==> flow/design.v <==
module HD63701V0_M6
(
 input 	       CLKx2,  
 input 	       RST,  
 input 	       NMI,  
 input 	       IRQ,  
 output        RW,  
 output [15:0] AD,  
 output [7:0]  DO,  
 input [7:0]   DI,  
 input [7:0]   PI4,  
 input [7:0]   PI1,  
 output [7:0]  PO1,  
 input [4:0]   PI2,  
 output [7:0]  PO2   
);
assign PO2 = te?{PO2I[7:5],txd,PO2I[3:0]}:PO2I;      
wire [7:0] 	  PO2I;
wire [15:0] ADI;
wire [7:0] PO3;   
wire [7:0] PO4;   
assign AD = (PO2I[7:5] == 3'b111)?{ PO4, PO3 }:ADI;  
wire		  en_biram;
wire [7:0] biramd;
HD63701_BIRAM biram( CLKx2, ADI, RW, DO, en_biram, biramd );
wire		  en_biio;
wire [7:0] biiod;
HD63701_IOPort iopt( RST, CLKx2, ADI, RW, DO, en_biio, biiod, PI1, PI2, DI, PI4, PO1, PO2I, PO3, PO4 );
wire		  irq2_sci;
wire		  txd;
wire		  te;
wire		  en_bisci;
wire [7:0] biscid;
HD63701_SCI sci( RST, CLKx2, ADI, RW, DO, PI2[3], txd, te, irq2_sci, en_bisci, biscid );
wire		  irq2_tim;
wire		  en_bitim;
wire [7:0] bitimd;
HD63701_Timer timer( RST, CLKx2, ADI, RW, DO, irq2_tim, en_bitim, bitimd );
wire [7:0] biddi;
HD63701_BIDSEL bidsel
(
 biddi,
 en_birom, biromd,
 en_biram, biramd,
 en_biio , biiod, 
 en_bisci, biscid,
 en_bitim, bitimd,
 DI
 );
HD63701_Core core
  (
   .CLKx2(CLKx2),.RST(RST),
   .NMI(NMI),.IRQ(IRQ),.IRQ2_TIM(irq2_tim),.IRQ2_SCI(irq2_sci),
   .RW(RW),.AD(ADI),.DO(DO),.DI(biddi)
   );
endmodule
module HD63701_BIDSEL 
(
 output [7:0] o,
 input 	      e0, input [7:0] d0,
 input 	      e1, input [7:0] d1,
 input 	      e2, input [7:0] d2,
 input 	      e3, input [7:0] d3,
 input 	      e4, input [7:0] d4,
 input [7:0]  dx
);
assign o = e0 ? d0 :
	   e1 ? d1 :
	   e2 ? d2 :
	   e3 ? d3 :
	   e4 ? d4 :
	   dx;
endmodule
module HD63701_BIRAM
(
 input 		  mcu_clx2,
 input [15:0] 	  mcu_ad,
 input 		  mcu_wr,
 input [7:0] 	  mcu_do,
 output 	  en_biram,
 output reg [7:0] biramd
);
assign en_biram = (mcu_ad[15: 7]==9'b000000001);	 
wire [6:0] biad = mcu_ad[6:0];
	reg [7:0] bimem[0:255];
always @( posedge mcu_clx2 ) begin
	if (en_biram & mcu_wr) bimem[biad] <= mcu_do;
	else biramd <= bimem[biad];
end
endmodule
module HD63701_IOPort
(
 input 		  mcu_rst,
 input 		  mcu_clx2,
 input [15:0] 	  mcu_ad,
 input 		  mcu_wr,
 input [7:0] 	  mcu_do,
 output 	  en_io,
 output [7:0] 	  iod,
 input [7:0] 	  PI1,
 input [4:0] 	  PI2,
 input [7:0] 	  PI3,
 input [7:0] 	  PI4,
 output [7:0] 	  PO1,
 output [7:0] 	  PO2,
 output [7:0] 	  PO3,
 output [7:0] 	  PO4
);
   assign PO1 = (~DDR1) | PO1R;
   assign PO2 = ({3'b000, ~DDR2}) | PO2R;
   assign PO3 = (~DDR3) | PO3R;
   assign PO4 = (~DDR4) | PO4R;
   reg [7:0] 	  DDR1;
   reg [4:0] 	  DDR2;
   reg [7:0] 	  DDR3;
   reg [7:0] 	  DDR4;
   reg [7:0] 	  PO1R;   
   reg [7:0] 	  PO2R;
   reg [7:0] 	  PO3R;   
   reg [7:0] 	  PO4R;
always @( posedge mcu_clx2 or posedge mcu_rst ) begin
   if (mcu_rst) begin
      DDR1 <= 8'h00;
      DDR2 <= 5'h00;      
      DDR3 <= 8'h00;
      DDR4 <= 8'h00;      
      PO2R[7:5] <= PI2[2:0];
   end
   else begin
      if (mcu_wr) begin
	 if (mcu_ad==16'h0) DDR1 <= mcu_do;
	 if (mcu_ad==16'h1) DDR2 <= mcu_do[4:0];
	 if (mcu_ad==16'h2) PO1R <= mcu_do;
	 if (mcu_ad==16'h3) PO2R[4:0] <= mcu_do[4:0];
	 if (mcu_ad==16'h4) DDR3 <= mcu_do;
	 if (mcu_ad==16'h5) DDR4 <= mcu_do;
	 if (mcu_ad==16'h6) PO3R <= mcu_do;
	 if (mcu_ad==16'h7) PO4R <= mcu_do;
      end
   end
end  
assign en_io = (mcu_ad[15:3] == 13'h0);
assign iod = 
	     (mcu_ad==16'h0) ? DDR1 : 
	     (mcu_ad==16'h1) ? {3'hF,DDR2} : 
	     (mcu_ad==16'h2) ? PI1 : 
	     (mcu_ad==16'h3) ? {3'hF,PI2}:
	     (mcu_ad==16'h4) ? DDR3 : 
	     (mcu_ad==16'h5) ? DDR4 : 
	     (mcu_ad==16'h6) ? PI3 :
	     PI4;
endmodule
module HD63701_SCI
(
 input 	      mcu_rst,
 input 	      mcu_clx2,
 input [15:0] mcu_ad,
 input 	      mcu_wr,
 input [7:0]  mcu_do,
 input 	      rx,
 output reg   tx,
 output       te,
 output       mcu_irq2_sci,
 output       en_sci,
 output [7:0] iod
);
   reg [7:0]  RMCR;    
   reg [7:0]  TRCSR;   
   reg [7:0]  RDR;     
   reg [7:0]  TDR;     
   reg 	      RDRF;    
   reg 	      TDRE;    
   reg 	      ORFE;    
   reg 	      last_rx;
   reg [8:0]  rxsr;    
   reg [7:0]  rxcnt;   
   reg [11:0] txcnt;   
   reg [8:0]  txsr;
   reg        clr_rd;
   reg        clr_td;
   always @( posedge mcu_clx2 or posedge mcu_rst ) begin
      if (mcu_rst) begin
	 RMCR  <= 8'h00;
	 TRCSR <= 8'h00;
	 RDR   <= 8'h00;
	 TDR   <= 8'h00;
	 TDRE  <= 1'b1;
	 RDRF  <= 1'b0;
	 ORFE  <= 1'b0;
	 clr_rd <= 1'b0;
	 clr_td <= 1'b0;
	 last_rx <= 1'b1;
	 rxcnt <= 8'h00;
	 txcnt <= 12'h000;
	 rxsr <= 9'h1ff;
	 txsr <= 9'h000;
	 tx <= 1'b1;
      end
      else begin
	 if(en_sci && !mcu_wr) begin
	    if (mcu_ad==16'h11) {clr_rd, clr_td} <= 2'b11;
	    if (mcu_ad==16'h12 && clr_rd) begin
	        RDRF <= 1'b0;
	        ORFE <= 1'b0;
	        clr_rd <= 1'b0;
	    end
	 end
	 if(re) begin
	    last_rx <= rx;
	    rxcnt <= rxcnt + 1;	 
	    if((rxsr == 9'h1ff) && last_rx && !rx)
	       rxcnt <= 8'h00;	    
	    if(rxcnt == 8'd128) begin
	       rxsr <= { rx, rxsr[8:1] };
	       if(rxsr[0] == 1'b0) begin
		  if(rx == 1'b1) begin
		     rxsr <= 9'h1ff;
		     if (RDRF == 1'b1) ORFE <= 1'b1;  
		     else RDR <= rxsr[8:1];
		     RDRF <= 1'b1;
		     clr_rd <= 1'b0;
		  end else begin
		     ORFE <= 1'b1;
		     RDR <= rxsr[8:1];
		  end
	       end
	    end
	 end
	 if (mcu_wr) begin
	    if (mcu_ad==16'h10) RMCR <= mcu_do;
	    if (mcu_ad==16'h11) TRCSR <= mcu_do;
	    if (mcu_ad==16'h13) begin
	       if (clr_td) begin
	         TDRE <= 1'b0;
	         clr_td <= 1'b0;
	       end
	       TDR <= mcu_do;
	    end
	 end
	 txcnt <= txcnt + 1;
	 if(txcnt == 12'haff) txcnt <= 12'h000;
	 if(txcnt[7:0] == 8'hff) begin
	    if((txsr == 9'h000) && !TDRE && txcnt == 12'haff) begin
	       TDRE <= 1'b1;
	       txcnt <= 12'h000;         
	       txsr <= { 1'b1, TDR };  
	       tx <= 1'b0;	       
	       clr_td <= 1'b0;
	    end
	    if(txsr != 9'h000) begin
	       tx <= txsr[0];
	       txsr <= { 1'b0, txsr[8:1] };
	    end
	 end
      end
   end
   wire [7:0] TRCSR_O = { RDRF, ORFE, TDRE, TRCSR[4:1], 1'b0 };
   wire       wu = TRCSR[0];    
   assign     te = TRCSR[1];    
   wire       tie = TRCSR[2];   
   wire       re = TRCSR[3];    
   wire       rie = TRCSR[4];   
   assign mcu_irq2_sci = (rie && (RDRF | ORFE)) || (tie && TDRE); 
   assign en_sci = (mcu_ad[15:2] == 14'h004);
   assign iod = (mcu_ad==16'h10) ? RMCR :
		(mcu_ad==16'h11) ? TRCSR_O :
		(mcu_ad==16'h12) ? RDR :
		TDR;
endmodule
module HD63701_Timer
(
	input			 mcu_rst,
	input			 mcu_clx2,
	input [15:0] mcu_ad,
	input 		 mcu_wr,
	input  [7:0] mcu_do,
	output       mcu_irq3_tim,
	output		 en_timer,
	output [7:0] timerd
);
reg		  oci1,oci2;  
reg [7:0]  tcr1, tcr2;  
reg [15:0] ocr1, icr;  
reg [15:0] ocr2;  
reg [16:0] frc;  
reg  [7:0] frt;  
reg  [7:0] rmc;  
reg        tofi;  
always @( posedge mcu_clx2 or posedge mcu_rst ) begin
	if (mcu_rst) begin
		tcr1 <= 0;
		tcr2 <= 8'h10; 
		ocr1 <= 16'hFFFF;
		icr <= 16'h0000;
		frc <= 0;
		frt <= 0;
		rmc <= 8'hF8;  
		ocr2<= 16'hFFFF;  
	end
	else begin 
		frc <= frc+1;
		if (mcu_wr) begin
			case (mcu_ad)
                16'h08: tcr1 <= mcu_do[4:0]; 			
				16'h09: frt <= mcu_do;
				16'h0A: frc <= {frt,mcu_do,1'h0};  
				16'h0B: ocr1[15:8] <= mcu_do;
				16'h0C: ocr1[ 7:0] <= mcu_do;
				16'h0D: icr[15:8] <= mcu_do;
				16'h0E: icr[ 7:0] <= mcu_do;
				16'h0F: tcr2 <= mcu_do[3:0];				
				16'h14: rmc <= mcu_do;
				16'h19: ocr2[15:8] <= mcu_do;
				16'h1A: ocr2[ 7:0] <= mcu_do;
				default:;
			endcase
		end
	end
end
always @( negedge mcu_clx2 or posedge mcu_rst ) begin
	if (mcu_rst) begin
		oci1 <= 1'b0;  
		oci2 <= 1'b0;  
		tofi <= 1'b0;  
	end
	else begin
	if(frc[16:1]==16'h0) tofi <= 1'b1;  
		case (mcu_ad)
		    16'h08: tofi <= 1'b0;
			16'h0B: oci1 <= 1'b0;
			16'h0C: oci1 <= 1'b0;
			16'h19: oci2 <= 1'b0;
			16'h1A: oci2 <= 1'b0;
			default: 
			     begin
			         if (frc[16:1]==ocr1) oci1 <= 1'b1;
			         if (frc[16:1]==ocr2) oci2 <= 1'b1;
			     end
		endcase
	end
end
assign mcu_irq3_tim  = (oci1 & tcr1[3]) | (oci2 & tcr2[3])  | (tofi & tcr1[2]);
assign en_timer = 
        ((mcu_ad>=16'h8)&(mcu_ad<=16'hF))|
        (mcu_ad==16'h14) |
        (mcu_ad==16'h19) |
        (mcu_ad==16'h1A)
        ;
assign   timerd = (mcu_ad==16'h08) ? {1'b0,oci1,tofi,tcr1[4:0]}:
		  (mcu_ad==16'h09) ? frc[16:9] :
		  (mcu_ad==16'h0A) ? frc[ 8:1] :
		  (mcu_ad==16'h0B) ? ocr1[15:8] :
		  (mcu_ad==16'h0C) ? ocr1[ 7:0] :
		  (mcu_ad==16'h0D) ? icr[15:8] :
		  (mcu_ad==16'h0E) ? icr[ 7:0] :
		  (mcu_ad==16'h0F) ? {1'b0,oci1,oci2,1'b0,tcr2[3:0]}:		  
		  (mcu_ad==16'h14) ? rmc :
          (mcu_ad==16'h19) ? ocr2[15:8] :
          (mcu_ad==16'h1A) ? ocr1[ 7:0] :
           8'h0	  
		  ;
endmodule
Tool chain data of HD63701_BIRAM. Tool output for the design above, in the order of the flow. Line numbers count from 1 in the design file above. Operators: Yosys type, input widths -> output width; for muxes data width and select width s. Library cell names are shortened. The mark - stands for no value.

Top: HD63701_BIRAM. Clock: mcu_clx2. Cell library: sky130hd. Timing corner: tt_025C_1v80.

After elaboration. Counts by Yosys on the flattened word-level netlist (proc, flatten, opt, wreduce; memories kept). Register bits leave out memories and registers merged into their read ports (data or address); mux counts leave out enables and synchronous resets folded into registers. Print and check cells are left out. Cells with the same type and inputs are merged into one. Memory sizes are those after Yosys's memory passes, which may raise the word count (mostly to a power of two), join words into wider ones and drop unused or constant bits.

Under eq/ne operators stands 1. Mux-type cells: 3. For bitwise gates (word level) the number is 1. Under reduce/logical cells stands 1.

Operator list (number): $mux 8 (2); $eq 9x1->1 const B (1); $and 1x1->1 (1); $logic_not 1->1 (1); $mux 1 (1).

The figure for register bits after elaboration is 0. The entry for memory bits (writable) reads 2048. For clocked read ports x word width the number is 8. The entry for memory cells reads 1. The figure for input port bits is 26. Output and inout port bits: 9. Cells after elaboration: 7.

Memories: bimem (words 256, width 8, rd ports 1, write ports 1, line 85) `reg [7:0] bimem[0:255];`.

Longest topological paths. Depth = most cells in a row (Yosys ltp): at word level without a register or memory, in the mapped netlist without a sequential cell, where the memories' decode and read muxes count.

Under depth after elaboration stands 3. ABC_AREA: 0. Gate-level depth with buffers: 10. Depth with buffers taken out: 5.

Synthesis result. Yosys stat after the flow's synthesis: flattened, memories mapped to cells. It holds for the ABC_AREA given above (unset counts as 0); a run with the other value may have another netlist.

Cell types (number): edfxtp_1 (1032); mux4_2 (207); mux2i_1 (94); nor2_1 (148); mux4_1 (20); nand2_1 (111); buf_6 (26); buf_2 (30); buf_4 (20); nor2b_1 (23); a211oi_1 (16); mux2_2 (8); a211o_1 (10); a32oi_1 (10); a22oi_1 (11); a221oi_1 (9); nand3_1 (15); clkbuf_1 (19).

Other cell types: 37; their cells: 133.

Under mapped cells stands 1942. For cell area after synthesis the number is 40500.1 µm². Sequential part of the area: 30989.7 µm². Flip-flop cells: 1032.

Timing after synthesis. OpenSTA on the mapped netlist: ideal clock, no wires. The path of least setup slack (recovery checks aside). Input and output delay are each 20% of the period. Register names are those of the netlist, which keeps one name where synthesis merged equal registers.

Kind: input to register. From: input mcu_ad[11]. To: memory bimem[104][0]. Period: 6.34 ns. Input delay: 1.268 ns. Under library setup time stands 0.370 ns. The figure for arrival time is 3.060 ns. Path slack: 2.910 ns. Delay of the path: 2.162 ns. The figure for stages is 5. The entry for path buffers reads 0. The figure for synthesis period reached is 3.43 ns.

"delay of the path" is the arrival time less input delay plus setup time. "stages": output pins that drive a net of the path, with the launching flip-flop's if there is one; two outputs of one cell count as two. "synthesis period reached" is the clock period less the worst setup slack; recovery checks do not enter. This is arithmetic on one report: input and output delays are still those of the set period (20% each). Between the ends stands the longest chain of elaborated cells between them, by number of cells; it is not shown to be the way that was timed. Of several equally long chains one is given. Each line given opens the expression or statement behind the cell; cells for indexed reads and writes are added by Yosys, which also makes memories of some case tables. The path ends at the enable pin of a flip-flop; only ways to that pin are counted.

Path through: nor4_1 -> nand4_1 -> nor3b_1 -> nand2_1 -> nor2_1. For cells in the longest elaborated chain the number is 3. Under elaborated cells between the ends (all ways) stands 4. Under source lines of those cells stands 2. Classes of those cells: 1 x eq/ne; 2 x mux; 1 x logic.

RTL lines, path post-synthesis: from (decl) (line 77) `input [15:0] mcu_ad,`; $eq 9x1->1 (line 83) `assign en_biram = (mcu_ad[15: 7]==9'b000000001);`; $and 1x1->1 (line 87) `if (en_biram & mcu_wr) bimem[biad] <= mcu_do;`; $mux 8 (line 87); to (decl) (line 85) `reg [7:0] bimem[0:255];`.

Path in the finished layout. Path of least setup slack in the final report of run 1 (OpenROAD, finished layout, wires in). Where an end is a register, its clock arrival counts in the times.

Kind: input to register. From: input mcu_ad[0]. To: register biramd[0]. Period: 2.17 ns. Input delay: 0.43 ns. Under library setup time stands 0.25 ns. The figure for arrival time is 2.63 ns. Path slack: -0.02 ns. The figure for stages is 9. The entry for path buffers reads 4.

Path through: buf_8 -> buf_16 -> buf_4 -> nand2b_1 -> a211oi_1 -> nor4_1 -> nor4_1 -> buf_4 -> a22oi_1.

RTL lines, path after layout: from (decl) (line 77) `input [15:0] mcu_ad,`; to (decl) (line 81) `output reg [7:0] biramd`.

No chain of elaborated cells between the ends is given.

Add stored flow runs of HD63701_BIRAM

Below are 2 stored runs of the flow (Yosys, OpenROAD; platform sky130hd) on HD63701_BIRAM, each with its settings and what was measured, unordered. Constraints: input delay and output delay 20% of the set period each, output load 0.01 pF. "reached clock period": clock period set for the run, less the worst setup slack. It is reckoned from that one timing run; input and output delays stay at 20% of the period that was set. "critical path time" = time allowed to the worst setup path (clock period - input delay - output delay, where it has them) - its slack; a late launch clock adds to it, a late capture clock takes from it. By "total power of the final layout" is meant OpenSTA's value without simulated activity: inputs other than the clock are taken to toggle once in ten clock periods, and the tool carries that through the logic.

Run 1 has these settings: period_ns 2.17; CORE_UTILIZATION 47; PLACE_DENSITY_LB_ADDON 0.04; CORE_ASPECT_RATIO 1.54; CORE_MARGIN 10; GPL_ROUTABILITY_DRIVEN 1; CTS_CLUSTER_SIZE 73; SLEW_MARGIN 20; MAX_ROUTING_LAYER met4; CAP_MARGIN 20. The measured synthesis area is 40500.1 µm². The die footprint stands at 98585.1 µm². For the area of the standard cells in the finished layout the run shows 50251.9 µm². The utilization after layout is 58.9 %. The setup slack of the critical path is -0.017 ns. The total negative slack is -0.028 ns. The measured post-route worst hold slack is 0.151 ns. The total power of the final layout is 0.041014 W. The measured reached clock period is 2.187 ns. The critical path time stands at 1.75 ns. Class of the worst setup path: input to register.

Run 2 has these settings: period_ns 2.73; CORE_UTILIZATION 48; SETUP_SLACK_MARGIN -0.1; PLACE_DENSITY_LB_ADDON 0.06; HOLD_SLACK_MARGIN 0.03; CORE_MARGIN 3; CELL_PAD_IN_SITES_GLOBAL_PLACEMENT 1; ABC_AREA 0; CAP_MARGIN 5; MIN_ROUTING_LAYER met1; SLEW_MARGIN 20. The measured synthesis area is 40500.1 µm². The die footprint stands at 87897.4 µm². For the area of the standard cells in the finished layout the run shows 48048.6 µm². The utilization after layout is 58.1 %. The setup slack of the critical path is 0.113 ns. The total negative slack is 0.000 ns. The measured post-route worst hold slack is 0.232 ns. The total power of the final layout is 0.033271 W. The measured reached clock period is 2.617 ns. The critical path time stands at 2.62 ns. Class of the worst setup path: register to register.
